==> flow/design.v <==
module  platforms( input         Clk,                 
                             Reset,               
                             frame_clk, 
									  GG,
					input [7:0]	  key0, key1, key2, key3, key4, key5, random,
               output [9:0]  PlatformX, PlatformY,              
									  Platform1X, Platform1Y,
									  Platform2X, Platform2Y,
									  Platform3X, Platform3Y 
              );
    parameter [9:0] Platform_X_Center = 10'd300;   
    parameter [9:0] Platform_Y_Center = 10'd400;   
	 parameter [9:0] Platform1_X_Center = 10'd500;   
    parameter [9:0] Platform1_Y_Center = 10'd370;
	 parameter [9:0] Platform2_X_Center = 10'd105;   
    parameter [9:0] Platform2_Y_Center = 10'd300;
	 parameter [9:0] Platform3_X_Center = 10'd400;   
    parameter [9:0] Platform3_Y_Center = 10'd275;
    parameter [9:0] Platform_X_Min = 10'd0;        
    parameter [9:0] Platform_X_Max = 10'd639;      
    parameter [9:0] Platform_X_Step = 10'd2;       
	 parameter [7:0] A = 8'h04;
	 parameter [7:0] D = 8'd7;
    logic [9:0] Platform_X_Pos, Platform_X_Motion, Platform_Y_Pos, Platform_Y_Motion, Platform1_X_Pos, 
					 Platform1_Y_Pos, Platform2_X_Pos, Platform2_Y_Pos, Platform3_X_Pos, Platform3_Y_Pos;
    logic [9:0] Platform_X_Pos_in, Platform_X_Motion_in, Platform_Y_Pos_in, Platform_Y_Motion_in, 
					 Platform1_X_Pos_in, Platform1_Y_Pos_in, Platform2_X_Pos_in, Platform2_Y_Pos_in,
					 Platform3_X_Pos_in, Platform3_Y_Pos_in;
    logic frame_clk_delayed, frame_clk_rising_edge;
    always_ff @ (posedge Clk) begin
        frame_clk_delayed <= frame_clk;
        frame_clk_rising_edge <= (frame_clk == 1'b1) && (frame_clk_delayed == 1'b0);
    end
    always_ff @ (posedge Clk)
    begin
        if (Reset)
        begin
            Platform_X_Pos <= Platform_X_Center;
            Platform_Y_Pos <= Platform_Y_Center;
				Platform1_X_Pos <= Platform1_X_Center;
            Platform1_Y_Pos <= Platform1_Y_Center;
				Platform2_X_Pos <= Platform2_X_Center;
            Platform2_Y_Pos <= Platform2_Y_Center;
				Platform3_X_Pos <= Platform3_X_Center;
            Platform3_Y_Pos <= Platform3_Y_Center;
            Platform_X_Motion <= 10'd0;
  		  end
		  else
			begin
				if((Platform_X_Pos >= 10'd845) && (Platform_X_Pos <= 10'd850))
					begin
						if(Platform_Y_Pos >= Platform_Y_Center)
							begin
								Platform_Y_Pos <= (Platform_Y_Pos - {3'b0, random[5:0]});
								Platform_X_Pos <= Platform_X_Pos_in;
								Platform1_X_Pos <= Platform1_X_Pos_in;
								Platform1_Y_Pos <= Platform1_Y_Pos_in;
								Platform2_X_Pos <= Platform2_X_Pos_in;
								Platform2_Y_Pos <= Platform2_Y_Pos_in;
								Platform3_X_Pos <= Platform3_X_Pos_in;
								Platform3_Y_Pos <= Platform3_Y_Pos_in;
								Platform_X_Motion <= Platform_X_Motion_in;
								Platform_Y_Motion <= Platform_Y_Motion_in;
							end
						else
							begin
								Platform_Y_Pos <= (Platform_Y_Pos + {3'b0, random[5:0]});
								Platform_X_Pos <= Platform_X_Pos_in;
								Platform1_X_Pos <= Platform1_X_Pos_in;
								Platform1_Y_Pos <= Platform1_Y_Pos_in;
								Platform2_X_Pos <= Platform2_X_Pos_in;
								Platform2_Y_Pos <= Platform2_Y_Pos_in;
								Platform3_X_Pos <= Platform3_X_Pos_in;
								Platform3_Y_Pos <= Platform3_Y_Pos_in;
								Platform_X_Motion <= Platform_X_Motion_in;
								Platform_Y_Motion <= Platform_Y_Motion_in;
							end
					end
				else if((Platform1_X_Pos >= 10'd845) && (Platform1_X_Pos <= 10'd850))
					begin
						if(Platform1_Y_Pos >= Platform1_Y_Center)
							begin
								Platform1_Y_Pos <= (Platform1_Y_Pos - {3'b0, random[5:0]});
								Platform_X_Pos <= Platform_X_Pos_in;
								Platform_Y_Pos <= Platform_Y_Pos_in;
								Platform1_X_Pos <= Platform1_X_Pos_in;
								Platform2_X_Pos <= Platform2_X_Pos_in;
								Platform2_Y_Pos <= Platform2_Y_Pos_in;
								Platform3_X_Pos <= Platform3_X_Pos_in;
								Platform3_Y_Pos <= Platform3_Y_Pos_in;
								Platform_X_Motion <= Platform_X_Motion_in;
								Platform_Y_Motion <= Platform_Y_Motion_in;
							end
						else
							begin
								Platform1_Y_Pos <= (Platform1_Y_Pos + {3'b0, random[5:0]});
								Platform_X_Pos <= Platform_X_Pos_in;
								Platform_Y_Pos <= Platform_Y_Pos_in;
								Platform1_X_Pos <= Platform1_X_Pos_in;
								Platform2_X_Pos <= Platform2_X_Pos_in;
								Platform2_Y_Pos <= Platform2_Y_Pos_in;
								Platform3_X_Pos <= Platform3_X_Pos_in;
								Platform3_Y_Pos <= Platform3_Y_Pos_in;
								Platform_X_Motion <= Platform_X_Motion_in;
								Platform_Y_Motion <= Platform_Y_Motion_in;
							end
					end
				else if((Platform2_X_Pos >= 10'd845) && (Platform2_X_Pos <= 10'd850))
					begin
						if(Platform2_Y_Pos >= Platform2_Y_Center)
							begin
								Platform2_Y_Pos <= (Platform2_Y_Pos - {3'b0, random[5:0]});
								Platform_X_Pos <= Platform_X_Pos_in;
								Platform_Y_Pos <= Platform_Y_Pos_in;
								Platform1_X_Pos <= Platform1_X_Pos_in;
								Platform1_Y_Pos <= Platform1_Y_Pos_in;
								Platform2_X_Pos <= Platform2_X_Pos_in;
								Platform3_X_Pos <= Platform3_X_Pos_in;
								Platform3_Y_Pos <= Platform3_Y_Pos_in;
								Platform_X_Motion <= Platform_X_Motion_in;
								Platform_Y_Motion <= Platform_Y_Motion_in;
							end
						else
							begin
								Platform2_Y_Pos <= (Platform2_Y_Pos + {3'b0, random[5:0]});
								Platform_X_Pos <= Platform_X_Pos_in;
								Platform_Y_Pos <= Platform_Y_Pos_in;
								Platform1_X_Pos <= Platform1_X_Pos_in;
								Platform1_Y_Pos <= Platform1_Y_Pos_in;
								Platform2_X_Pos <= Platform2_X_Pos_in;
								Platform3_X_Pos <= Platform3_X_Pos_in;
								Platform3_Y_Pos <= Platform3_Y_Pos_in;
								Platform_X_Motion <= Platform_X_Motion_in;
								Platform_Y_Motion <= Platform_Y_Motion_in;
							end
					end
				else if((Platform3_X_Pos >= 10'd825) && (Platform3_X_Pos <= 10'd850))
					begin
						if(Platform3_Y_Pos >= Platform3_Y_Center)
							begin
								Platform3_Y_Pos <= (Platform3_Y_Center - {3'b0, random[5:0]});
								Platform_X_Pos <= Platform_X_Pos_in;
								Platform_Y_Pos <= Platform_Y_Pos_in;
								Platform1_X_Pos <= Platform1_X_Pos_in;
								Platform1_Y_Pos <= Platform1_Y_Pos_in;
								Platform2_X_Pos <= Platform2_X_Pos_in;
								Platform2_Y_Pos <= Platform2_Y_Pos_in;
								Platform3_X_Pos <= Platform3_X_Pos_in;
								Platform_X_Motion <= Platform_X_Motion_in;
								Platform_Y_Motion <= Platform_Y_Motion_in;
							end
						else
							begin
								Platform3_Y_Pos <= (Platform3_Y_Center + {3'b0, random[5:0]});
								Platform_X_Pos <= Platform_X_Pos_in;
								Platform_Y_Pos <= Platform_Y_Pos_in;
								Platform1_X_Pos <= Platform1_X_Pos_in;
								Platform1_Y_Pos <= Platform1_Y_Pos_in;
								Platform2_X_Pos <= Platform2_X_Pos_in;
								Platform2_Y_Pos <= Platform2_Y_Pos_in;
								Platform3_X_Pos <= Platform3_X_Pos_in;
								Platform_X_Motion <= Platform_X_Motion_in;
								Platform_Y_Motion <= Platform_Y_Motion_in;
							end
					end
				else
					begin		
						Platform_X_Pos <= Platform_X_Pos_in;
						Platform_Y_Pos <= Platform_Y_Pos_in;
						Platform1_X_Pos <= Platform1_X_Pos_in;
						Platform1_Y_Pos <= Platform1_Y_Pos_in;
						Platform2_X_Pos <= Platform2_X_Pos_in;
						Platform2_Y_Pos <= Platform2_Y_Pos_in;
						Platform3_X_Pos <= Platform3_X_Pos_in;
						Platform3_Y_Pos <= Platform3_Y_Pos_in;
						Platform_X_Motion <= Platform_X_Motion_in;
						Platform_Y_Motion <= Platform_Y_Motion_in;
					end
        end
    end
    always_comb
    begin
        Platform_X_Pos_in = Platform_X_Pos;
        Platform_Y_Pos_in = Platform_Y_Pos;
		  Platform1_X_Pos_in = Platform1_X_Pos;
        Platform1_Y_Pos_in = Platform1_Y_Pos;
		  Platform2_X_Pos_in = Platform2_X_Pos;
        Platform2_Y_Pos_in = Platform2_Y_Pos;
		  Platform3_X_Pos_in = Platform3_X_Pos;
        Platform3_Y_Pos_in = Platform3_Y_Pos;
        Platform_X_Motion_in = Platform_X_Motion;
        Platform_Y_Motion_in = Platform_Y_Motion;
       if (frame_clk_rising_edge)
				begin
					if(GG == 1'b1)
						begin
							Platform_X_Motion_in = 10'd0;
						end
					else if((key0 == A) || (key1 == A) || (key2 == A) || (key3 == A) || (key4 == A) || (key5 == A))
								begin
									Platform_X_Motion_in = Platform_X_Step;
								end
					else if((key0 == D) || (key1 == D) || (key2 == D) || (key3 == D) || (key4 == D) || (key5 == D))
								begin
									Platform_X_Motion_in = (~(Platform_X_Step)+1'b1);
								end
					else
								begin
									Platform_X_Motion_in = 10'd0;
								end
            Platform_X_Pos_in = Platform_X_Pos + Platform_X_Motion;
            Platform_Y_Pos_in = Platform_Y_Pos + Platform_Y_Motion;
				Platform1_X_Pos_in = Platform1_X_Pos + Platform_X_Motion;
            Platform1_Y_Pos_in = Platform1_Y_Pos + Platform_Y_Motion;
				Platform2_X_Pos_in = Platform2_X_Pos + Platform_X_Motion;
            Platform2_Y_Pos_in = Platform2_Y_Pos + Platform_Y_Motion;
				Platform3_X_Pos_in = Platform3_X_Pos + Platform_X_Motion;
            Platform3_Y_Pos_in = Platform3_Y_Pos + Platform_Y_Motion;
        end
    end
    assign PlatformX = Platform_X_Pos;
    assign PlatformY = Platform_Y_Pos;
	 assign Platform1X = Platform1_X_Pos;
    assign Platform1Y = Platform1_Y_Pos;
	 assign Platform2X = Platform2_X_Pos;
    assign Platform2Y = Platform2_Y_Pos;
	 assign Platform3X = Platform3_X_Pos;
    assign Platform3Y = Platform3_Y_Pos;
endmodule 
## Reports on platforms

The steps from the RTL of platforms to its reports follow in flow order.
Lines are those of the file above, counted from 1.
Operators carry their Yosys type and port widths (W data, S select, Z words).
Library cell names are shortened.
The mark n/a stands for no value.

| set-up | value |
|---|---|
| top module | platforms |
| clock port | Clk |
| cell library | sky130hd |
| timing corner | tt_025C_1v80 |

## Elaborated design

Yosys after proc, flatten, opt, wreduce and memory -nomap, before mapping. Memory bits, and registers merged into a memory's read port (data or address), are not among the register bits. Print and check cells are not counted. Equal cells are merged and count once.

| cells by class | value |
|---|---|
| $add $sub $neg | 12 |
| $lt $le $gt $ge | 12 |
| equal/unequal tests | 12 |
| mux-type cells | 20 |
| bitwise gates (word level) | 1 |
| reduce/logical cells | 16 |

Operators by type and width:

| kind | number |
|---|---|
| $mux W10 | 20 |
| $eq A8 B3 Y1 const B | 12 |
| $add A10 B10 Y10 | 4 |
| $ge A10 B10 Y1 const B | 4 |
| $le A10 B10 Y1 const B | 4 |
| $ge A10 B9 Y1 const B | 4 |
| $add A10 B6 Y10 | 3 |
| $sub A10 B6 Y10 | 3 |
| $logic_or A1 B1 Y1 | 10 |
| $add A9 B6 Y10 const A | 1 |
| $sub A9 B6 Y10 const A | 1 |
| $logic_and A1 B1 Y1 | 5 |
| $reduce_bool A2 Y1 | 1 |
| $not A1 Y1 | 1 |

| word-level totals | value |
|---|---|
| bits in registers | 92 |
| input bits | 60 |
| elaborated cells | 84 |

## Logic depth

Depth = most cells in a row (Yosys ltp): at word level without a register or memory, in the mapped netlist without a sequential cell, where the memories' decode and read muxes count.

| depth | value |
|---|---|
| depth after elaboration | 9 |
| ABC_AREA | 0 |
| depth in mapped cells | 13 |
| mapped depth without buffers | 12 |

## Netlist

Yosys stat after the flow's synthesis: flattened, memories mapped to cells. It holds for the ABC_AREA given above (unset counts as 0); a run with the other value may have another netlist.

Cells by type:

| cell | number | total area (µm²) |
|---|---|---|
| dfxtp_1 | 79 | 1.58E+03 |
| ha_1 | 62 | 775.744 |
| xnor2_1 | 38 | 332.819 |
| a21oi_1 | 54 | 270.259 |
| nor2_1 | 69 | 258.998 |
| nand2_1 | 66 | 247.738 |
| mux2i_1 | 24 | 240.23 |
| o211ai_1 | 26 | 195.187 |
| o21ai_0 | 33 | 165.158 |
| fa_1 | 7 | 140.134 |
| inv_1 | 37 | 138.883 |
| nor3_1 | 25 | 125.12 |
| xor2_1 | 14 | 122.618 |
| nand2b_1 | 18 | 112.608 |
| nand3b_1 | 12 | 90.086 |
| nor2b_1 | 14 | 87.584 |
| a211oi_1 | 10 | 75.072 |
| clkbuf_1 | 19 | 71.318 |

Other cell types: 52; their cells: 137.

| synthesis totals | value |
|---|---|
| mapped cells | 744 |
| cell area after synthesis | 6124.6 µm² |
| area of sequential cells | 1581.5 µm² |
| flip-flops | 79 |
| buffers | 32 |

## Path before layout

OpenSTA on the mapped netlist: ideal clock, no wires. The path of least setup slack (recovery checks aside). Input and output delay are each 20% of the period. Register names are those of the netlist, which keeps one name where synthesis merged equal registers.

| timing post-synthesis | value |
|---|---|
| path kind | in2reg |
| from | input port random[2] |
| to | register Platform2_Y_Pos[9] |
| clock period | 4.51 ns |
| setup time | 0.123 ns |
| time at the first pin | 0.902 ns |
| arrival | 3.301 ns |
| setup slack | 1.085 ns |
| path delay | 2.522 ns |
| stages on the path | 12 |
| synthesis period reached | 3.425 ns |

"path delay" is the arrival time less input delay plus setup time.
"stages on the path": output pins that drive a net of the path, with the launching flip-flop's if there is one; two outputs of one cell count as two.
"synthesis period reached" is the clock period less the worst setup slack; recovery checks do not enter. This is arithmetic on one report: input and output delays are still those of the set period (20% each).
Between the ends stands the longest chain of elaborated cells between them, by number of cells; it is not shown to be the way that was timed. Of several equally long chains one is given.
A line is the first line of the expression or statement that the cell stems from. Yosys adds cells for indexed reads and writes and turns some case tables into memories.
A register here has more assigning lines than the two given.

| between the ends, post-synthesis | value |
|---|---|
| cells stage by stage | buf_2 -> or3_1 -> nor3_1 -> nor2_1 -> xnor2_1 -> ha_1 -> nand2_1 -> o21ai_0 -> o21ai_0 -> o21ai_0 -> mux2i_1 -> mux2_1 |
| length of the longest elaborated chain | 5 |

Ends and longest elaborated chain, post-synthesis:

| what | RTL line | RTL |
|---|---|---|
| from (decl) | 5 | `input [7:0] key0, key1, key2, key3, key4, key5, random,` |
| $add A10 B6 Y10 | 125 | `Platform2_Y_Pos <= (Platform2_Y_Pos + {3'b0, random[5:0]});` |
| $mux W10 | 110 | `if(Platform2_Y_Pos >= Platform2_Y_Center)` |
| $mux W10 | 108 | `else if((Platform2_X_Pos >= 10'd845) && (Platform2_X_Pos <= 10'd850))` |
| $mux W10 | 79 | `else if((Platform1_X_Pos >= 10'd845) && (Platform1_X_Pos <= 10'd850))` |
| $mux W10 | 50 | `if((Platform_X_Pos >= 10'd845) && (Platform_X_Pos <= 10'd850))` |
| to (assign) | 43 | `Platform2_Y_Pos <= Platform2_Y_Center;` |
| to (assign) | 59 | `Platform2_Y_Pos <= Platform2_Y_Pos_in;` |
| to (decl) | 25 | `Platform1_Y_Pos, Platform2_X_Pos, Platform2_Y_Pos, Platform3_X_Pos, Platform3_Y_Pos;` |

## Timing after layout

Path of least setup slack in the final report of job 1 (OpenROAD, finished layout, wires in). Where an end is a register, its clock arrival counts in the times.

| timing after layout | value |
|---|---|
| path kind | in2reg |
| from | input port random[1] |
| to | register Platform1_Y_Pos[9] |
| clock period | 3.59 ns |
| setup time | 0.11 ns |
| time at the first pin | 0.72 ns |
| arrival | 3.64 ns |
| setup slack | 0.18 ns |
| stages on the path | 12 |

Between the ends stands the longest chain of elaborated cells between them, by number of cells; it is not shown to be the way that was timed. Of several equally long chains one is given.
A register here has more assigning lines than the two given.

| between the ends, after layout | value |
|---|---|
| cells stage by stage | clkdlybuf4s50_1 -> inv_1 -> ha_1 -> mux2_2 -> inv_1 -> ha_1 -> nor2b_1 -> o2111ai_1 -> a21oi_1 -> a211oi_1 -> mux2i_1 -> mux2_1 |
| length of the longest elaborated chain | 4 |

Ends and longest elaborated chain, after layout:

| what | RTL line | RTL |
|---|---|---|
| from (decl) | 5 | `input [7:0] key0, key1, key2, key3, key4, key5, random,` |
| $add A10 B6 Y10 | 96 | `Platform1_Y_Pos <= (Platform1_Y_Pos + {3'b0, random[5:0]});` |
| $mux W10 | 81 | `if(Platform1_Y_Pos >= Platform1_Y_Center)` |
| $mux W10 | 79 | `else if((Platform1_X_Pos >= 10'd845) && (Platform1_X_Pos <= 10'd850))` |
| $mux W10 | 50 | `if((Platform_X_Pos >= 10'd845) && (Platform_X_Pos <= 10'd850))` |
| to (assign) | 41 | `Platform1_Y_Pos <= Platform1_Y_Center;` |
| to (assign) | 57 | `Platform1_Y_Pos <= Platform1_Y_Pos_in;` |
| to (decl) | 25 | `Platform1_Y_Pos, Platform2_X_Pos, Platform2_Y_Pos, Platform3_X_Pos, Platform3_Y_Pos;` |

Wiki page: platforms / flow data

Design platforms on sky130hd. What follows are 2 stored runs of the flow, each under its own settings; their order means nothing. The constraints put input and output delay at 20% of the set period each and load the outputs with 0.01 pF.
"reached clock period" is the run's clock period less its worst setup slack. It is reckoned from that one timing run; input and output delays stay at 20% of the period that was set.
By "worst path time" is meant the share of the clock period that the worst setup path is allowed (20% is reserved at inputs, 20% at outputs), minus its slack. Clock arrival times at its registers enter into it.
"total design power": no workload was simulated; the value follows from the tool's default switching activity.
A setting shown as . is not set for that run.

| run name | period_ns | CORE_UTILIZATION | PLACE_DENSITY_LB_ADDON | CORE_MARGIN | GPL_ROUTABILITY_DRIVEN | MIN_ROUTING_LAYER | CAP_MARGIN | SLEW_MARGIN | SETUP_SLACK_MARGIN | total design power (mW) | area inside the die boundary (µm²) | utilization after routing | worst path time (ns) | worst setup path type | synthesized cell area (µm²) | worst setup slack after layout (ns) | reached clock period (ns) | worst hold slack in the final report (ns) | setup TNS (ns) | standard-cell area after layout (µm²) |
|---|---|---|---|---|---|---|---|---|---|---|---|---|---|---|---|---|---|---|---|---|
| job 1 | 3.59 | 38 | 0.18 | 10 | 1 | met1 | 20 | 20 | . | 2.630 | 21595.8 | 0.528 | 2.69 | in2reg | 6124.6 | 0.181 | 3.409 | 0.398 | 0.000 | 8355.5 |
| job 2 | 3.37 | 40 | . | 2 | . | . | 20 | 20 | -0.22 | 2.939 | 16317.5 | 0.557 | 2.73 | in2reg | 6124.6 | -0.033 | 3.403 | 0.383 | -0.049 | 8411.8 |
