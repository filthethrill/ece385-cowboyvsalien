==> flow/design.v <==
module ground(input          Clk,                 
                             Reset,               
                             frame_clk,           
									  GG,
					input [7:0]	  key0, key1, key2, key3, key4, key5,
					output [9:0] GroundX0, GroundY0, 
									 GroundX1, GroundY1, 
									 GroundX2, GroundY2,  
									 GroundX3, GroundY3,  
									 GroundX4, GroundY4, 
									 GroundX5, GroundY5,
									 GroundX6, GroundY6,
									 GroundX7, GroundY7, 
									 GroundX8, GroundY8, 
									 GroundX9, GroundY9, 
									 GroundX10, GroundY10,
									 GroundX11, GroundY11, 
									 GroundX12, GroundY12,  
									 GroundX13, GroundY13,
									 GroundX14, GroundY14, 
									 GroundX15, GroundY15,
									 GroundX16, GroundY16,
									 GroundX17, GroundY17 
				);
	 parameter [9:0] Ground0_X_Center = 10'd1;   
	 parameter [9:0] Ground1_X_Center = 10'd59;
	 parameter [9:0] Ground2_X_Center = 10'd117;
	 parameter [9:0] Ground3_X_Center = 10'd175;
	 parameter [9:0] Ground4_X_Center = 10'd233;
	 parameter [9:0] Ground5_X_Center = 10'd291;
	 parameter [9:0] Ground6_X_Center = 10'd349;
	 parameter [9:0] Ground7_X_Center = 10'd407;
	 parameter [9:0] Ground8_X_Center = 10'd465;
	 parameter [9:0] Ground9_X_Center = 10'd523;
	 parameter [9:0] Ground10_X_Center = 10'd581;
	 parameter [9:0] Ground11_X_Center = 10'd639;
	 parameter [9:0] Ground12_X_Center = 10'd697;
	 parameter [9:0] Ground13_X_Center = 10'd755;
	 parameter [9:0] Ground14_X_Center = 10'd813;
	 parameter [9:0] Ground15_X_Center = 10'd871;
	 parameter [9:0] Ground16_X_Center = 10'd929;
	 parameter [9:0] Ground17_X_Center = 10'd987;
	 parameter [9:0] Ground_X_New = 10'd637;
	 parameter [9:0] Ground_X_Old = 10'd1;
    parameter [9:0] Ground_Y_Center = 10'd466;   
    parameter [9:0] Ground_X_Min = 10'd5;        
    parameter [9:0] Ground_X_Max = 10'd639;      
    parameter [9:0] Ground_X_Step = 10'd2;       
	 parameter [7:0] A = 8'd4;
	 parameter [7:0] D = 8'd7;
    logic [9:0] Ground0_X_Pos, Ground1_X_Pos, Ground2_X_Pos, Ground3_X_Pos, Ground4_X_Pos, 
					Ground5_X_Pos, Ground6_X_Pos, Ground7_X_Pos, Ground8_X_Pos, Ground9_X_Pos, 
					Ground10_X_Pos, Ground11_X_Pos, Ground12_X_Pos, Ground13_X_Pos, Ground14_X_Pos, 
					Ground15_X_Pos, Ground16_X_Pos, Ground17_X_Pos, Ground_X_Motion, Ground_Y_Pos, 
					Ground_Y_Motion;
    logic [9:0] Ground0_X_Pos_in, Ground1_X_Pos_in, Ground2_X_Pos_in, Ground3_X_Pos_in, 
					Ground4_X_Pos_in, Ground5_X_Pos_in, Ground6_X_Pos_in, Ground7_X_Pos_in, Ground8_X_Pos_in, 
					Ground9_X_Pos_in, Ground10_X_Pos_in, Ground11_X_Pos_in, Ground12_X_Pos_in, Ground13_X_Pos_in, 
					Ground14_X_Pos_in, Ground15_X_Pos_in, Ground16_X_Pos_in, Ground17_X_Pos_in,Ground_X_Motion_in, Ground_Y_Pos_in, Ground_Y_Motion_in;
    logic frame_clk_delayed, frame_clk_rising_edge;
    always_ff @ (posedge Clk) begin
        frame_clk_delayed <= frame_clk;
        frame_clk_rising_edge <= (frame_clk == 1'b1) && (frame_clk_delayed == 1'b0);
    end
    always_ff @ (posedge Clk)
    begin
        if (Reset)
        begin
            Ground0_X_Pos <= Ground0_X_Center;
				Ground1_X_Pos <= Ground1_X_Center;
				Ground2_X_Pos <= Ground2_X_Center;
				Ground3_X_Pos <= Ground3_X_Center;
				Ground4_X_Pos <= Ground4_X_Center;
				Ground5_X_Pos <= Ground5_X_Center;
				Ground6_X_Pos <= Ground6_X_Center;
				Ground7_X_Pos <= Ground7_X_Center;
				Ground8_X_Pos <= Ground8_X_Center;
				Ground9_X_Pos <= Ground9_X_Center;
				Ground10_X_Pos <= Ground10_X_Center;
				Ground11_X_Pos <= Ground11_X_Center;
				Ground12_X_Pos <= Ground12_X_Center;
				Ground13_X_Pos <= Ground13_X_Center;
				Ground14_X_Pos <= Ground14_X_Center;
				Ground15_X_Pos <= Ground15_X_Center;
				Ground16_X_Pos <= Ground16_X_Center;
				Ground17_X_Pos <= Ground17_X_Center;
            Ground_Y_Pos <= Ground_Y_Center;
            Ground_X_Motion <= 10'd0;
  		  end
        else
        begin
            Ground0_X_Pos <= Ground0_X_Pos_in;
				Ground1_X_Pos <= Ground1_X_Pos_in;
				Ground2_X_Pos <= Ground2_X_Pos_in;
				Ground3_X_Pos <= Ground3_X_Pos_in;
				Ground4_X_Pos <= Ground4_X_Pos_in;
				Ground5_X_Pos <= Ground5_X_Pos_in;
				Ground6_X_Pos <= Ground6_X_Pos_in;
				Ground7_X_Pos <= Ground7_X_Pos_in;
				Ground8_X_Pos <= Ground8_X_Pos_in;
				Ground9_X_Pos <= Ground9_X_Pos_in;
				Ground10_X_Pos <= Ground10_X_Pos_in;
				Ground11_X_Pos <= Ground11_X_Pos_in;
				Ground12_X_Pos <= Ground12_X_Pos_in;
				Ground13_X_Pos <= Ground13_X_Pos_in;
				Ground14_X_Pos <= Ground14_X_Pos_in;
				Ground15_X_Pos <= Ground15_X_Pos_in;
				Ground16_X_Pos <= Ground16_X_Pos_in;
				Ground17_X_Pos <= Ground17_X_Pos_in;
            Ground_Y_Pos <= Ground_Y_Pos_in;
            Ground_X_Motion <= Ground_X_Motion_in;
            Ground_Y_Motion <= Ground_Y_Motion_in;
        end
    end
    always_comb
    begin
        Ground0_X_Pos_in = Ground0_X_Pos;
		  Ground1_X_Pos_in = Ground1_X_Pos;
		  Ground2_X_Pos_in = Ground2_X_Pos;
		  Ground3_X_Pos_in = Ground3_X_Pos;
		  Ground4_X_Pos_in = Ground4_X_Pos;
		  Ground5_X_Pos_in = Ground5_X_Pos;
		  Ground6_X_Pos_in = Ground6_X_Pos;
		  Ground7_X_Pos_in = Ground7_X_Pos;
		  Ground8_X_Pos_in = Ground8_X_Pos;
		  Ground9_X_Pos_in = Ground9_X_Pos;
		  Ground10_X_Pos_in = Ground10_X_Pos;
		  Ground11_X_Pos_in = Ground11_X_Pos;
		  Ground12_X_Pos_in = Ground12_X_Pos;
		  Ground13_X_Pos_in = Ground13_X_Pos;
		  Ground14_X_Pos_in = Ground14_X_Pos;
		  Ground15_X_Pos_in = Ground15_X_Pos;
		  Ground16_X_Pos_in = Ground16_X_Pos;
		  Ground17_X_Pos_in = Ground17_X_Pos;
        Ground_Y_Pos_in = Ground_Y_Pos;
        Ground_X_Motion_in = Ground_X_Motion;
        Ground_Y_Motion_in = Ground_Y_Motion;
       if (frame_clk_rising_edge)
				begin
				if(GG == 1'b1)
					begin
						Ground_X_Motion_in = 10'd0;
					end
				else if((key0 == A) || (key1 == A) || (key2 == A) || (key3 == A) || (key4 == A) || (key5 == A))
					begin
							Ground_X_Motion_in = Ground_X_Step;
					end
				else if((key0 == D) || (key1 == D) || (key2 == D) || (key3 == D) || (key4 == D) || (key5 == D))
						begin
							Ground_X_Motion_in = (~(Ground_X_Step)+1'b1);
						end 
				else
						begin
								Ground_X_Motion_in = 10'd0;
						end
            Ground0_X_Pos_in = Ground0_X_Pos + Ground_X_Motion;
				Ground1_X_Pos_in = Ground1_X_Pos + Ground_X_Motion;
				Ground2_X_Pos_in = Ground2_X_Pos + Ground_X_Motion;
				Ground3_X_Pos_in = Ground3_X_Pos + Ground_X_Motion;
				Ground4_X_Pos_in = Ground4_X_Pos + Ground_X_Motion;
				Ground5_X_Pos_in = Ground5_X_Pos + Ground_X_Motion;
				Ground6_X_Pos_in = Ground6_X_Pos + Ground_X_Motion;
				Ground7_X_Pos_in = Ground7_X_Pos + Ground_X_Motion;
				Ground8_X_Pos_in = Ground8_X_Pos + Ground_X_Motion;
				Ground9_X_Pos_in = Ground9_X_Pos + Ground_X_Motion;
				Ground10_X_Pos_in = Ground10_X_Pos + Ground_X_Motion;
				Ground11_X_Pos_in = Ground11_X_Pos + Ground_X_Motion;
				Ground12_X_Pos_in = Ground12_X_Pos + Ground_X_Motion;
				Ground13_X_Pos_in = Ground13_X_Pos + Ground_X_Motion;
				Ground14_X_Pos_in = Ground14_X_Pos + Ground_X_Motion;
				Ground15_X_Pos_in = Ground15_X_Pos + Ground_X_Motion;
				Ground16_X_Pos_in = Ground16_X_Pos + Ground_X_Motion;
				Ground17_X_Pos_in = Ground17_X_Pos + Ground_X_Motion;
        end
    end
    assign GroundX0 = Ground0_X_Pos;
    assign GroundY0 = Ground_Y_Pos;
	 assign GroundX1 = Ground1_X_Pos;
    assign GroundY1 = Ground_Y_Pos;
	 assign GroundX2 = Ground2_X_Pos;
    assign GroundY2 = Ground_Y_Pos;
	 assign GroundX3 = Ground3_X_Pos;
    assign GroundY3 = Ground_Y_Pos;
	 assign GroundX4 = Ground4_X_Pos;
    assign GroundY4 = Ground_Y_Pos;
	 assign GroundX5 = Ground5_X_Pos;
    assign GroundY5 = Ground_Y_Pos;
	 assign GroundX6 = Ground6_X_Pos;
    assign GroundY6 = Ground_Y_Pos;
	 assign GroundX7 = Ground7_X_Pos;
    assign GroundY7 = Ground_Y_Pos;
	 assign GroundX8 = Ground8_X_Pos;
    assign GroundY8 = Ground_Y_Pos;
	 assign GroundX9 = Ground9_X_Pos;
    assign GroundY9 = Ground_Y_Pos;
	 assign GroundX10 = Ground10_X_Pos;
    assign GroundY10 = Ground_Y_Pos;
    assign GroundX11 = Ground11_X_Pos;
    assign GroundY11 = Ground_Y_Pos;
	 assign GroundX12 = Ground12_X_Pos;
    assign GroundY12 = Ground_Y_Pos;
	 assign GroundX13 = Ground13_X_Pos;
    assign GroundY13 = Ground_Y_Pos;
	 assign GroundX14 = Ground14_X_Pos;
    assign GroundY14 = Ground_Y_Pos;
	 assign GroundX15 = Ground15_X_Pos;
    assign GroundY15 = Ground_Y_Pos;
	 assign GroundX16 = Ground16_X_Pos;
    assign GroundY16 = Ground_Y_Pos;
	 assign GroundX17 = Ground17_X_Pos;
    assign GroundY17 = Ground_Y_Pos;
endmodule 
# Tool chain data of ground

Tool output for the design above, in the order of the flow.
Lines are those of the file above, counted from 1.
Cell names lack the library's common part.
Not given: -

Top: ground
Clock: Clk
Library: sky130hd
Timing corner: tt_025C_1v80

# After elaboration

Source: Yosys, flattened and elaborated, memories not mapped. Widths are those after wreduce; folded enables and synchronous resets count as part of the registers. Registers that Yosys merges into a memory's read port (data or address) are not register bits. Print and check cells do not count. Equal cells are merged and count once.

Output and inout bits: 360
Word-level cells: 66
Input port bits: 52
Register bits after elaboration: 192

Add/subtract/negate cells: 18
Equal/unequal tests: 12
Reduce/logical cells: 11
Bitwise gates (word level): 1
Mux-type cells: 3

Operators by type and width:

| kind                                                           | number |
| 10-bit adder                                                   | 18 |
| 8-bit by 3-bit equality test with 1-bit output with constant B | 12 |
| 10-bit two-way mux                                             | 3 |
| 1-bit logical OR                                               | 10 |
| 1-bit logical AND                                              | 1 |
| 1-bit inverter                                                 | 1 |

# Logic depth

Depth = most cells in a row (Yosys ltp): at word level without a register or memory, in the mapped netlist without a sequential cell, where the memories' decode and read muxes count.

Depth after elaboration: 9
ABC_AREA: 0
Mapped depth: 9
Gate-level depth less buffers: 9

# After synthesis

Source: synth_stat.txt of the flow (Yosys; design flattened, memories mapped). It holds for the ABC_AREA given above (unset counts as 0); a run with the other value may have another netlist.

Cell area after synthesis: 12949.9 µm²
Sequential part of the area: 3323.2 µm²
Standard cells after synthesis: 1522
Buffers: 246
Flip-flop cells: 166

Cells by type:

| cell     | number | total area (µm²) |
| dfxtp_1  | 166    | 3.32E+03 |
| ha_1     | 144    | 1.8E+03 |
| buf_4    | 198    | 1.49E+03 |
| mux2i_1  | 71     | 710.682 |
| xnor2_1  | 80     | 700.672 |
| nor2_1   | 171    | 641.866 |
| a21oi_1  | 90     | 450.432 |
| fa_1     | 18     | 360.346 |
| nand2_1  | 71     | 266.506 |
| nor3_1   | 48     | 240.23 |
| xor2_1   | 27     | 236.477 |
| nand3_1  | 44     | 220.211 |
| o41ai_1  | 22     | 192.685 |
| o21bai_1 | 23     | 172.666 |
| o21ai_0  | 32     | 160.154 |
| a211oi_1 | 20     | 150.144 |
| o211ai_1 | 20     | 150.144 |
| inv_1    | 34     | 127.622 |

Not listed: further types 34, cells in them 243.

# Path before layout

Source: OpenSTA report_checks on the synthesized netlist (no wires, ideal clock, input and output delay 20% of the period each), path of least setup slack; recovery checks are left aside. Register names are those of the netlist, which keeps one name where synthesis merged equal registers.

Path type: reg2reg
From: register Ground_X_Motion[8]
To: register Ground0_X_Pos[9]
Stages: 9
Buffers on the path: 0
Time at the first pin: 0 ps
Library setup time: 123 ps
Arrival: 5288 ps
Slack: 729 ps
Clock period: 6140 ps
Delay of the path: 5411 ps
Required time: 6017 ps
Synthesis period reached: 5411 ps

"delay of the path" = arrival - input delay + setup time.
"stages" counts driving pins, that of a launching flip-flop among them; a cell with two outputs on the path counts twice.
"synthesis period reached" = period - worst setup slack (recovery checks aside). The figure is calculated, with input and output delays left at 20% of the set period.
The rows between start and end are the longest chain of elaborated cells between them; the timing report does not say that the signal goes this way. Where chains are equally long, one stands for them.
A line is the first line of the expression or statement that the cell stems from. Yosys adds cells for indexed reads and writes and turns some case tables into memories.

Cell sequence: dfxtp_1 -> inv_1 -> fa_1 -> nor2b_1 -> o2111ai_1 -> nand3_1 -> o211ai_1 -> mux2i_1 -> mux2_1
Cells in the longest elaborated chain: 1
Elaborated cells on any way between the ends: 1
Source lines of those cells: 1
Classes of those cells: add/sub: 1

RTL lines, path post-synthesis:

| what          | RTL line | RTL |
| from (decl)   | 54       | `Ground15_X_Pos, Ground16_X_Pos, Ground17_X_Pos, Ground_X_Motion, Ground_Y_Pos,` |
| from (assign) | 88       | `Ground_X_Motion <= 10'd0;` |
| from (assign) | 111      | `Ground_X_Motion <= Ground_X_Motion_in;` |
| 10-bit adder  | 156      | `Ground0_X_Pos_in = Ground0_X_Pos + Ground_X_Motion;` |
| to (assign)   | 69       | `Ground0_X_Pos <= Ground0_X_Center;` |
| to (assign)   | 92       | `Ground0_X_Pos <= Ground0_X_Pos_in;` |
| to (decl)     | 51       | `logic [9:0] Ground0_X_Pos, Ground1_X_Pos, Ground2_X_Pos, Ground3_X_Pos, Ground4_X_Pos,` |

# Worst path after layout

From the final timing report of stored run 1: the path of least setup slack in the routed layout; clock arrival at registers is part of the times.
The path's times are printed in steps of 10 ps; the period is the one set.

Path type: reg2reg
From: register Ground_X_Motion[8]
To: register Ground1_X_Pos[9]
Clock period: 9800 ps
Library setup time: 130 ps
Required time: 10100 ps
Arrival: 4170 ps
Stages: 9
Buffers on the path: 1
Slack: 5940 ps
Time at the first pin: 430 ps

The rows between start and end are the longest chain of elaborated cells between them; the timing report does not say that the signal goes this way. Where chains are equally long, one stands for them.

Cell sequence: dfxtp_4 -> buf_4 -> ha_1 -> a21oi_1 -> o211ai_1 -> o41ai_1 -> mux2i_1 -> xnor2_1 -> nor2_1
Cells in the longest elaborated chain: 1
Elaborated cells on any way between the ends: 1
Source lines of those cells: 1
Classes of those cells: add/sub: 1

RTL lines, path post-layout:

| what          | RTL line | RTL |
| from (decl)   | 54       | `Ground15_X_Pos, Ground16_X_Pos, Ground17_X_Pos, Ground_X_Motion, Ground_Y_Pos,` |
| from (assign) | 88       | `Ground_X_Motion <= 10'd0;` |
| from (assign) | 111      | `Ground_X_Motion <= Ground_X_Motion_in;` |
| 10-bit adder  | 157      | `Ground1_X_Pos_in = Ground1_X_Pos + Ground_X_Motion;` |
| to (assign)   | 70       | `Ground1_X_Pos <= Ground1_X_Center;` |
| to (assign)   | 93       | `Ground1_X_Pos <= Ground1_X_Pos_in;` |
| to (decl)     | 51       | `logic [9:0] Ground0_X_Pos, Ground1_X_Pos, Ground2_X_Pos, Ground3_X_Pos, Ground4_X_Pos,` |

Ticket comment

Settings and measured results of 2 stored flow runs for module ground (sky130hd), not sorted in any way. The constraints put input and output delay at 20% of the set period each and load the outputs with 0.01 pF.
"total design power" rests on the timing tool's default activity at the inputs, not on a simulated workload.
Among the settings, . means not set for that run.

| name                                   | stored run 1 | stored run 2 |
| period_ns                              | 9.8          | 3.97         |
| CORE_UTILIZATION                       | 50           | 23           |
| SETUP_SLACK_MARGIN                     | 1.13         | .            |
| PLACE_DENSITY                          | 0.41         | .            |
| CELL_PAD_IN_SITES_GLOBAL_PLACEMENT     | 1            | 3            |
| TNS_END_PERCENT                        | 65           | .            |
| ABC_AREA                               | 0            | .            |
| GPL_TIMING_DRIVEN                      | 1            | .            |
| GPL_ROUTABILITY_DRIVEN                 | 1            | 0            |
| CTS_CLUSTER_DIAMETER                   | 102          | .            |
| MAX_ROUTING_LAYER                      | met4         | met5         |
| CAP_MARGIN                             | 20           | 30           |
| CORE_MARGIN                            | 2            | 2            |
| SLEW_MARGIN                            | 20           | 20           |
| PLACE_DENSITY_LB_ADDON                 | .            | 0.04         |
| CELL_PAD_IN_SITES_DETAIL_PLACEMENT     | .            | 1            |
| CTS_CLUSTER_SIZE                       | .            | 35           |
| area of the synthesized netlist (µm²)  | 12949.9      | 12949.9      |
| total design power (mW)                | 1.563        | 3.946        |
| standard-cell area after routing (µm²) | 15163.3      | 15806.4      |
| worst slack on setup checks (ps)       | 5935         | 1146         |
| overall die area (µm²)                 | 27203.6      | 58218.5      |
