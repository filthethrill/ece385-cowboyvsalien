==> flow/design.v <==
module ALaser ( input         Clk,                 
                             Reset,               
                             frame_clk,           
									  GG,
					input [7:0]	  key0, key1, key2, key3, key4, key5,
               input [9:0]   AlienX, AlienY,
					output[9:0]	  LaserX, LaserY 
				 );
	 parameter [9:0] Laser_X_Center = 0;
	 parameter [9:0] Laser_Y_Center = 500;
	 parameter [9:0] Laser_Y_Gun = 10'd83;
	 parameter [9:0] Laser_X_Gun = 10'd14;
	 parameter [9:0] Laser_Y_Min = 10'd0;        
    parameter [9:0] Laser_Y_Max = 10'd462;      
	 parameter [9:0] Cowboy_X_Step = 10'd2;
    parameter [9:0] Laser_Y_Step = 10'd6;
	 parameter [9:0] LaserH = 10'd8;
	 parameter [9:0] LaserW = 10'd4;
	 parameter [7:0] A = 8'd4;
	 parameter [7:0] D = 8'd7;
	 parameter [7:0] Space = 8'h2c;
	 logic [9:0] Laser_AlienG;
	 logic [9:0] Laser_X_Pos, Laser_Y_Pos, Laser_Y_Motion, Laser_X_Motion;
	 logic [9:0] Laser_X_Pos_in, Laser_Y_Pos_in, Laser_Y_Motion_in, Laser_X_Motion_in;
	 assign Laser_AlienG = Laser_X_Gun + AlienX;
	 logic [46:0] Lcounter, Lcounter_in;
	 enum logic [4:0] {Idle, Spawn, Wait1, Wait2, Wait3, Wait4, Wait5, Land, Gameover} State, Next_State;
	 logic frame_clk_delayed, frame_clk_rising_edge;
    always_ff @ (posedge Clk) begin
        frame_clk_delayed <= frame_clk;
        frame_clk_rising_edge <= (frame_clk == 1'b1) && (frame_clk_delayed == 1'b0);
    end
	 always_ff @ (posedge Clk)
    begin
        if (Reset)
        begin
				Laser_X_Pos <= Laser_X_Center;
            Laser_Y_Pos <= Laser_Y_Center;
				Laser_X_Motion <= 10'd0;
            Laser_Y_Motion <= 10'd0;
				Lcounter <= 46'd0;
				State <= Idle;
        end
        else if(((State == Idle) || (State == Spawn)) && (key0 == Space) || (key1 == Space) || (key2 == Space) || (key3 == Space) || (key4 == Space) || (key5 == Space))
			begin
				Laser_X_Pos <= Laser_AlienG;
				Laser_Y_Pos <= Laser_Y_Gun;
				Laser_Y_Motion <= Laser_Y_Step;
				Lcounter <= 46'd0;
				State <= Wait1;
			end
		  else if(State == Idle)
			begin
				Laser_X_Pos <= Laser_X_Center;
				Laser_Y_Pos <= Laser_Y_Center;
			end
		  else
			begin
            Laser_Y_Pos <= Laser_Y_Pos_in;
				Laser_X_Pos <= Laser_X_Pos_in;
            Laser_Y_Motion <= Laser_Y_Motion_in;
				Laser_X_Motion <= Laser_X_Motion_in;
				Lcounter <= Lcounter_in + 1'b1;
				State <= Next_State;
			end
    end
	 always_comb
    begin
        Laser_Y_Pos_in = Laser_Y_Pos;
        Laser_Y_Motion_in = Laser_Y_Motion;
		  Laser_X_Motion_in = Laser_X_Motion;
		  Laser_X_Pos_in = Laser_X_Pos;
		  Lcounter_in = Lcounter;
		  Next_State = State;
			if (frame_clk_rising_edge)
				begin	
					unique case(State)
						Idle:
							begin
								Laser_Y_Motion_in = 10'd0;
								if(GG == 1'b1)
									begin
										Next_State = Gameover;
									end
								else if((key0 == Space) || (key1 == Space) || (key2 == Space) || (key3 == Space) || (key4 == Space) || (key5 == Space))
									begin
										Lcounter_in = 46'd0;
										Next_State = Spawn;
									end
							end
						Spawn:
							begin
								if(GG == 1'b1)
									begin
										Next_State = Gameover;
									end
								else
									begin
										Lcounter_in = 46'd0;
										Next_State = Wait1;
									end
							end
						Wait1:
							begin
								if(GG == 1'b1)
									begin
										Next_State = Gameover;
									end
								else if((Laser_Y_Pos + LaserH) >= Laser_Y_Max)
									begin
										Laser_Y_Pos_in = Laser_Y_Center;
										Laser_X_Motion_in = 10'd0;
										Laser_Y_Motion_in = 10'd0;
										Next_State = Idle;
									end
								else if((Lcounter <= 10000000) && ((key0 == A) || (key1 == A) || (key2 == A) || (key3 == A) || (key4 == A) || (key5 == A)))
									begin
										Laser_X_Motion_in = Cowboy_X_Step;
										Laser_Y_Motion_in = Laser_Y_Step;
									end
								else if((Lcounter <= 10000000) && ((key0 == D) || (key1 == D) || (key2 == D) || (key3 == D) || (key4 == D) || (key5 == D)))
									begin
										Laser_Y_Motion_in = Laser_Y_Step;
										Laser_X_Motion_in = (~(Cowboy_X_Step) + 1'b1);
									end
								else if(Lcounter <= 10000000)
									begin
										Laser_X_Motion_in = 10'd0;
										Laser_Y_Motion_in = Laser_Y_Step;
									end
								else
									begin
										Lcounter_in = 46'd0;
										Next_State = Wait2;
									end
							end
					Wait2:
							begin
								if(GG == 1'b1)
									begin
										Next_State = Gameover;
									end
								else if((Laser_Y_Pos + LaserH) >= Laser_Y_Max)
									begin
										Laser_Y_Pos_in = Laser_Y_Center;
										Laser_X_Motion_in = 10'd0;
										Laser_Y_Motion_in = 10'd0;
										Next_State = Idle;
									end
								else if((Lcounter <= 10000000) && ((key0 == A) || (key1 == A) || (key2 == A) || (key3 == A) || (key4 == A) || (key5 == A)))
									begin
										Laser_X_Motion_in = Cowboy_X_Step;
										Laser_Y_Motion_in = Laser_Y_Step;
									end
								else if((Lcounter <= 10000000) && ((key0 == D) || (key1 == D) || (key2 == D) || (key3 == D) || (key4 == D) || (key5 == D)))
									begin
										Laser_Y_Motion_in = Laser_Y_Step;
										Laser_X_Motion_in = (~(Cowboy_X_Step) + 1'b1);
									end
								else if(Lcounter <= 10000000)
									begin
										Laser_X_Motion_in = 10'd0;
										Laser_Y_Motion_in = Laser_Y_Step;
									end
								else
									begin
										Lcounter_in = 46'd0;
										Next_State = Wait3;
									end
							end
						Wait3:
							begin
								if(GG == 1'b1)
									begin
										Next_State = Gameover;
									end
								else if((Laser_Y_Pos + LaserH) >= Laser_Y_Max)
									begin
										Laser_Y_Pos_in = Laser_Y_Center;
										Laser_X_Motion_in = 10'd0;
										Laser_Y_Motion_in = 10'd0;
										Next_State = Idle;
									end
								else if((Lcounter <= 10000000) && ((key0 == A) || (key1 == A) || (key2 == A) || (key3 == A) || (key4 == A) || (key5 == A)))
									begin
										Laser_X_Motion_in = Cowboy_X_Step;
										Laser_Y_Motion_in = Laser_Y_Step;
									end
								else if((Lcounter <= 10000000) && ((key0 == D) || (key1 == D) || (key2 == D) || (key3 == D) || (key4 == D) || (key5 == D)))
									begin
										Laser_Y_Motion_in = Laser_Y_Step;
										Laser_X_Motion_in = (~(Cowboy_X_Step) + 1'b1);
									end
								else if(Lcounter <= 10000000)
									begin
										Laser_X_Motion_in = 10'd0;
										Laser_Y_Motion_in = Laser_Y_Step;
									end
								else
									begin
										Lcounter_in = 46'd0;
										Next_State = Wait4;
									end
							end
						Wait4:
							begin
								if(GG == 1'b1)
									begin
										Next_State = Gameover;
									end
								else if((Laser_Y_Pos + LaserH) >= Laser_Y_Max)
									begin
										Laser_Y_Pos_in = Laser_Y_Center;
										Laser_X_Motion_in = 10'd0;
										Laser_Y_Motion_in = 10'd0;
										Next_State = Idle;
									end
								else if((Lcounter <= 10000000) && ((key0 == A) || (key1 == A) || (key2 == A) || (key3 == A) || (key4 == A) || (key5 == A)))
									begin
										Laser_X_Motion_in = Cowboy_X_Step;
										Laser_Y_Motion_in = Laser_Y_Step;
									end
								else if((Lcounter <= 10000000) && ((key0 == D) || (key1 == D) || (key2 == D) || (key3 == D) || (key4 == D) || (key5 == D)))
									begin
										Laser_Y_Motion_in = Laser_Y_Step;
										Laser_X_Motion_in = (~(Cowboy_X_Step) + 1'b1);
									end
								else if(Lcounter <= 10000000)
									begin
										Laser_X_Motion_in = 10'd0;
										Laser_Y_Motion_in = Laser_Y_Step;
									end
								else
									begin
										Lcounter_in = 46'd0;
										Next_State = Wait5;
									end
							end
						Wait5:
							begin
								if(GG == 1'b1)
									begin
										Next_State = Gameover;
									end
								else if((Laser_Y_Pos + LaserH) >= Laser_Y_Max)
									begin
										Laser_Y_Pos_in = Laser_Y_Center;
										Laser_X_Motion_in = 10'd0;
										Laser_Y_Motion_in = 10'd0;
										Next_State = Idle;
									end
								else if((Lcounter <= 10000000) && ((key0 == A) || (key1 == A) || (key2 == A) || (key3 == A) || (key4 == A) || (key5 == A)))
									begin
										Laser_X_Motion_in = Cowboy_X_Step;
										Laser_Y_Motion_in = Laser_Y_Step;
									end
								else if((Lcounter <= 10000000) && ((key0 == D) || (key1 == D) || (key2 == D) || (key3 == D) || (key4 == D) || (key5 == D)))
									begin
										Laser_Y_Motion_in = Laser_Y_Step;
										Laser_X_Motion_in = (~(Cowboy_X_Step) + 1'b1);
									end
								else if(Lcounter <= 10000000)
									begin
										Laser_X_Motion_in = 10'd0;
										Laser_Y_Motion_in = Laser_Y_Step;
									end
								else
									begin
										Lcounter_in = 46'd0;
										Next_State = Land;
									end
							end
						Land:
							begin
								if(GG == 1'b1)
									begin
										Next_State = Gameover;
									end
								else if((Laser_Y_Pos + LaserH) >= Laser_Y_Max)
									begin
										Laser_Y_Pos_in = Laser_Y_Center;
										Laser_X_Motion_in = 10'd0;
										Laser_Y_Motion_in = 10'd0;
										Next_State = Idle;
									end
								else if((key0 == A) || (key1 == A) || (key2 == A) || (key3 == A) || (key4 == A) || (key5 == A))
									begin
										Laser_X_Motion_in = Cowboy_X_Step;
										Laser_Y_Motion_in = Laser_Y_Step;
									end
								else if((key0 == D) || (key1 == D) || (key2 == D) || (key3 == D) || (key4 == D) || (key5 == D))
									begin
										Laser_X_Motion_in = (~(Cowboy_X_Step) + 1'b1);
										Laser_Y_Motion_in = Laser_Y_Step;
									end
								else 
									begin
										Laser_X_Motion_in = 10'd0;
										Laser_Y_Motion_in = Laser_Y_Step;
									end
							end
						Gameover:
							begin
								Laser_X_Motion_in = 10'd0;
								Laser_Y_Motion_in = 10'd0;
							end
						default:;
					endcase
				Laser_X_Pos_in = Laser_X_Motion + Laser_X_Pos;
				Laser_Y_Pos_in = Laser_Y_Motion + Laser_Y_Pos;
			end
		end
	assign LaserX = Laser_X_Pos;
	assign LaserY = Laser_Y_Pos;
endmodule
; ---- Tool chain data of ALaser
; The steps from the RTL of ALaser to its reports follow in flow order.
; Line numbers count from 1 in the design file above.
; Operators: Yosys type, input widths -> output width; for muxes data width and select width s.
; Cell names lack the library's common part.
; A cell with -- has no value.
[setup]
top_module = ALaser
clock = Clk
cell_library = sky130hd
lib_corner = tt_025C_1v80

; ---- After elaboration
; Counts by Yosys on the flattened word-level netlist (proc, flatten, opt, wreduce; memories kept). Register bits leave out memories and registers merged into their read ports (data or address). Print and check cells are left out. Cells with the same type and inputs are merged into one.
[classes]
addsub = 5
cmp = 2
equal = 49
muxes = 69
n_logic = 3
reduce_and_logical = 37
[op_table]
columns = operator, count
row1 = $mux 47, 9
row2 = $mux 10, 20
row3 = $pmux 47 s3, 1
row4 = $mux 5, 28
row5 = $eq 8x3->1 const B, 12
row6 = $ne 5x5->1 const B, 15
row7 = $pmux 10 s3, 2
row8 = $eq 8x6->1 const B, 6
row9 = $add 47x1->47 const B, 1
row10 = $le 47x24->1 const B, 1
row11 = $pmux 5 s7, 1
row12 = $logic_or 1x1->1, 21
row13 = $add 10x10->10, 2
row14 = $eq 5x3->1 const B, 4
row15 = $reduce_and 19->1, 1
row16 = $mux 9, 2
row17 = $reduce_bool 8->1, 2
row18 = $add 10x4->10 const B, 1
row19 = $ge 10x9->1 const B, 1
row20 = $add 4x10->10 const A, 1
row21 = $eq 5x2->1 const B, 2
row22 = $mux 3, 3
row23 = $ne 8x2->1 const B, 1
row24 = $reduce_and 7->1, 1
row25 = $ne 2x2->1 const B, 3
row26 = $reduce_bool 3->1, 2
row27 = $reduce_and 6->1, 1
row28 = $eq 5x1->1 const B, 1
; Not listed: further kinds 14, cells in them 20.
[bits]
regBits = 94
word_cells = 176

; ---- Logic depth
; Longest topological path by Yosys (ltp), each cell counted once; first at word level (registers and memories cut), then after technology mapping (sequential cells cut; the memories' decode and read muxes count).
[logic_depth]
word_depth = 15
abc_area = 0
ltp_mapped = 19

; ---- Netlist
; Source: synth_stat.txt of the flow (Yosys; design flattened, memories mapped). It holds for the ABC_AREA given above (unset counts as 0); a run with the other value may have another netlist.
; The area totals of this step are shown rounded.
[mapped]
cell_count = 683
yosys_area_um2 = 5300
sequential_area_um2 = 1600
ff_cells = 80
[by_type]
columns = cell_type, count
row1 = dfxtp_1, 80
row2 = nand2_1, 72
row3 = nor2_1, 64
row4 = nand3_1, 40
row5 = a21oi_1, 38
row6 = a31oi_1, 30
row7 = ha_1, 13
row8 = mux2i_1, 16
row9 = nand4_1, 23
row10 = o21ai_0, 28
row11 = nor3_1, 25
row12 = inv_1, 30
row13 = a22oi_1, 11
row14 = o21ai_1, 16
row15 = xor2_1, 9
row16 = or3_1, 12
row17 = nor4_1, 10
row18 = nor4b_1, 7
; Not listed: further types 56, cells in them 159.

; ---- Worst setup path after synthesis
; OpenSTA on the mapped netlist: ideal clock, no wires. The path of least setup slack (recovery checks aside). Input and output delay are each 20% of the period. Register names are those of the netlist, which keeps one name where synthesis merged equal registers.
[synth_timing]
path_type = register -> register
start = reg Laser_Y_Pos[4]
end = reg Lcounter[44]
period_ns = 4.37
setup_ns = 0.072
arrival_time_ns = 4.018
required_ns = 4.298
path_slack_ns = 0.280
delay_ns = 4.090
stages = 19
path_buffers = 2
synth_period_reached_ns = 4.09
; "delay_ns" = arrival - input delay + setup time.
; "stages": output pins that drive a net of the path, with the launching flip-flop's if there is one; two outputs of one cell count as two.
; "synth_period_reached_ns" = period - worst setup slack (recovery checks aside). The figure is calculated, with input and output delays left at 20% of the set period.
; Between the ends stands the longest chain of elaborated cells between them, by number of cells; it is not shown to be the way that was timed. Of several equally long chains one is given.
; Each line given opens the expression or statement behind the cell; cells for indexed reads and writes are added by Yosys, which also makes memories of some case tables.
; At most two assigning lines are given for a register; there are more.
[synth_between]
path_cell_list = dfxtp_1 -> ha_1 -> and3_1 -> o211ai_1 -> a2111oi_4 -> nor3_4 -> a31oi_2 -> buf_4 -> or2_1 -> and2_1 -> ha_1 -> nand3_1 -> nor4_4 -> nand4_1 -> nor2_1 -> buf_2 -> nand3_1 -> or3_1 -> mux2i_1
elab_chain_len = 7
[synth_lines]
columns = item, line
row1 = start: declaration, 23  ; logic [9:0] Laser_X_Pos, Laser_Y_Pos, Laser_Y_Motion, Laser_X_Motion;
row2 = start: assignment, 38  ; Laser_Y_Pos <= Laser_Y_Center;
row3 = start: assignment, 47  ; Laser_Y_Pos <= Laser_Y_Gun;
row4 = $add 10x4->10, 245  ; else if((Laser_Y_Pos + LaserH) >= Laser_Y_Max)
row5 = $ge 10x9->1, 245
row6 = $mux 47, 245
row7 = $mux 47, 241  ; if(GG == 1'b1)
row8 = $pmux 47 s3, 77  ; unique case(State)
row9 = $mux 47, 75  ; if (frame_clk_rising_edge)
row10 = $add 47x1->47, 63  ; Lcounter <= Lcounter_in + 1'b1;
row11 = end: assignment, 49  ; Lcounter <= 46'd0;
row12 = end: assignment, 63
row13 = end: declaration, 26  ; logic [46:0] Lcounter, Lcounter_in;

; ---- Timing after layout
; Path of least setup slack in the final report of entry A (OpenROAD, finished layout, wires in). Where an end is a register, its clock arrival counts in the times.
[layout_timing]
path_type = register -> register
start = reg Laser_Y_Pos[4]
end = reg Lcounter[44]
period_ns = 6.48
setup_ns = 0.07
arrival_time_ns = 5.27
required_ns = 6.78
path_slack_ns = 1.50
stages = 20
path_buffers = 3
; Between the ends stands the longest chain of elaborated cells between them, by number of cells; it is not shown to be the way that was timed. Of several equally long chains one is given.
; At most two assigning lines are given for a register; there are more.
[layout_between]
path_cell_list = dfxtp_1 -> ha_1 -> and3_1 -> o211ai_1 -> a2111oi_4 -> nor3_4 -> a31oi_2 -> buf_4 -> or2_1 -> and2_1 -> ha_1 -> nand3_1 -> nor4_4 -> buf_4 -> nand4_1 -> nor2_1 -> buf_4 -> nand3_1 -> or3_1 -> mux2i_1
elab_chain_len = 7
[layout_lines]
columns = item, line
row1 = start: declaration, 23  ; logic [9:0] Laser_X_Pos, Laser_Y_Pos, Laser_Y_Motion, Laser_X_Motion;
row2 = start: assignment, 38  ; Laser_Y_Pos <= Laser_Y_Center;
row3 = start: assignment, 47  ; Laser_Y_Pos <= Laser_Y_Gun;
row4 = $add 10x4->10, 245  ; else if((Laser_Y_Pos + LaserH) >= Laser_Y_Max)
row5 = $ge 10x9->1, 245
row6 = $mux 47, 245
row7 = $mux 47, 241  ; if(GG == 1'b1)
row8 = $pmux 47 s3, 77  ; unique case(State)
row9 = $mux 47, 75  ; if (frame_clk_rising_edge)
row10 = $add 47x1->47, 63  ; Lcounter <= Lcounter_in + 1'b1;
row11 = end: assignment, 49  ; Lcounter <= 46'd0;
row12 = end: assignment, 63
row13 = end: declaration, 26  ; logic [46:0] Lcounter, Lcounter_in;

; 2 stored runs of ALaser in the flow (synthesis by Yosys, layout by OpenROAD, sky130hd cells), in arbitrary order. Constraints: input delay and output delay 20% of the set period each, output load 0.01 pF.
; "achieved_clock_period_ns" = clock period - worst setup slack. The figure is calculated, with input and output delays left at 20% of the set period.
; "critical_path_time_ns" = time allowed to the worst setup path (clock period - input delay - output delay, where it has them) - its slack; a late launch clock adds to it, a late capture clock takes from it.
; "design_power_mw": no workload was simulated; the value follows from the tool's default switching activity.
; Results are given in rounded form.

[entry A: settings]
period_ns = 6.48
CORE_UTILIZATION = 69
PLACE_DENSITY_LB_ADDON = 0.21
HOLD_SLACK_MARGIN = 0.14
GPL_ROUTABILITY_DRIVEN = 1
CTS_CLUSTER_SIZE = 53
MAX_ROUTING_LAYER = met5
CAP_MARGIN = 20
CORE_MARGIN = 2
SLEW_MARGIN = 20
[entry A: results]
util_frac = 0.86
hold_worst_slack_ns = 0.42
setup_tns_ns = 0.000
worst_setup_slack_ns = 1.5
design_power_mw = 1.00
critical_path_time_ns = 4.98
timing.worst_path_kind = register -> register
synth_chip_area_um2 = 5300
final_die_area_um2 = 8300
stdcell_area_um2 = 6300
achieved_clock_period_ns = 4.977

[entry B: settings]
period_ns = 3.71
CORE_UTILIZATION = 43
SETUP_SLACK_MARGIN = 0.27
PLACE_DENSITY = 0.47
CORE_ASPECT_RATIO = 1.33
CORE_MARGIN = 9
CELL_PAD_IN_SITES_GLOBAL_PLACEMENT = 1
CELL_PAD_IN_SITES_DETAIL_PLACEMENT = 2
TNS_END_PERCENT = 60
GPL_TIMING_DRIVEN = 1
GPL_ROUTABILITY_DRIVEN = 0
CTS_CLUSTER_DIAMETER = 351
SLEW_MARGIN = 40
CAP_MARGIN = 20
[entry B: results]
outcome = no final report: placement broke off with DPL-0033
